==> flow/design.v <==
module UpDownCounter(clk, reset, control, count);
input clk, reset, control;
output [7:0] count;
reg ctrl;
reg [7:0] count;
always @(posedge clk)
    ctrl <= control;
always @(negedge clk or posedge reset) begin
    if(reset)
        count <= 0;
    else if(ctrl)
        count <= count + 1;
    else
        count <= count - 1;
end
endmodule
## From RTL to reports: UpDownCounter

What the tools print for UpDownCounter, step after step.
Line numbers count from 1 in the design file above.
Not given: -

| set-up | value |
|---|---|
| design top | UpDownCounter |
| clock port | clk |
| library | sky130hd |
| library corner | tt_025C_1v80 |

## Word level

Source: Yosys, flattened and elaborated, memories not mapped. Widths are those after wreduce; folded enables and synchronous resets count as part of the registers. Registers that Yosys merges into a memory's read port (data or address) are not register bits. Print and check cells do not count. Equal cells are merged and count once.

| word-level totals | value |
|---|---|
| bits in latches | 0 |
| flip-flop bits (word level) | 9 |
| memory bits (read-only) | 0 |
| bits in writable memories | 0 |
| cells after elaboration | 5 |
| output and inout bits | 8 |
| clocked read ports x word width | 0 |
| input bits | 3 |
| memory cells | 0 |

| cells by class | value |
|---|---|
| shift-type cells | 0 |
| bitwise operators | 0 |
| equal/unequal tests | 0 |
| divide/modulo/power cells | 0 |
| order comparisons | 0 |
| reduce/logical cells | 0 |
| muxes and demuxes | 1 |
| multiply operators | 0 |
| add/sub/neg operators | 2 |

Operator list:

| kind | number |
|---|---|
| adder 8 x 1 -> 8 bit (second input constant) | 1 |
| subtractor 8 x 1 -> 8 bit (second input constant) | 1 |
| 2-to-1 mux 8 bit | 1 |

## Depth

Depth = most cells in a row (Yosys ltp): at word level without a register or memory, in the mapped netlist without a sequential cell, where the memories' decode and read muxes count.

| depth | value |
|---|---|
| word-level depth | 2 |
| ABC_AREA | 1 |
| mapped depth | 8 |
| mapped depth without buffers | 8 |

## Synthesis result

The flow's flattened synthesis, as Yosys stat reports it; memories are mapped. The netlist is that of the ABC_AREA named above (0 if unset); the other value can give another one.

Cell types:

| cell | number | area in all (um2) |
|---|---|---|
| sky130_fd_sc_hd__dfrtn_1 | 8 | 200.192 |
| sky130_fd_sc_hd__ha_1 | 6 | 75.072 |
| sky130_fd_sc_hd__nand2_1 | 20 | 75.072 |
| sky130_fd_sc_hd__inv_1 | 10 | 37.536 |
| sky130_fd_sc_hd__dfxtp_1 | 1 | 20.019 |
| sky130_fd_sc_hd__fa_1 | 1 | 20.019 |
| sky130_fd_sc_hd__nand3_1 | 4 | 20.019 |
| sky130_fd_sc_hd__xnor2_1 | 2 | 17.517 |
| sky130_fd_sc_hd__xor2_2 | 1 | 16.266 |
| sky130_fd_sc_hd__nand3b_1 | 2 | 15.014 |
| sky130_fd_sc_hd__nand2_2 | 2 | 12.512 |
| sky130_fd_sc_hd__or2_1 | 2 | 12.512 |
| sky130_fd_sc_hd__nor2_1 | 3 | 11.261 |
| sky130_fd_sc_hd__a21oi_1 | 2 | 10.01 |
| sky130_fd_sc_hd__xor2_1 | 1 | 8.758 |

| synthesis totals | value |
|---|---|
| sequential area | 220.2 um2 |
| mapped cells | 65 |
| mapped flip-flops | 9 |
| buffers | 0 |
| mapped area | 551.8 um2 |

Memo
Re: implementation data of UpDownCounter

Stored flow runs of UpDownCounter (2 of them; Yosys, OpenROAD, sky130hd). They differ in their settings and are not a sequence. Constraints: input delay and output delay 20% of the set period each, output load 0.01 pF.
"power consumption": no workload was simulated; the value follows from the tool's default switching activity.
Settings: - = not set for that run.
Results: - = not shown.

| stored run | period_ns | CORE_UTILIZATION | SETUP_SLACK_MARGIN | PLACE_DENSITY | CORE_MARGIN | CELL_PAD_IN_SITES_GLOBAL_PLACEMENT | CELL_PAD_IN_SITES_DETAIL_PLACEMENT | ABC_AREA | GPL_TIMING_DRIVEN | SLEW_MARGIN | MIN_ROUTING_LAYER | CAP_MARGIN | post-synthesis cell area (um2) | utilization after layout (%) | power consumption (mW) | die area (um2) | summed negative setup slack (ps) | smallest hold slack (ps) | smallest setup slack (ps) | std-cell area (final layout) (um2) |
|---|---|---|---|---|---|---|---|---|---|---|---|---|---|---|---|---|---|---|---|---|
| record 1 | 5.25 | 52 | -0.52 | 0.78 | 10 | 0 | 0 | 1 | 1 | 35 | met2 | 20 | 551.8 | 71.3 | 0.4249 | 2,764.1 | 0 | 372 | 274 | 686.9 |
| record 2 | 3.37 | 63 | - | - | 2 | - | - | - | - | 20 | - | 20 | - | - | - | - | - | - | - | - |

Record 2: unfinished; error PDN-0185 in floorplanning
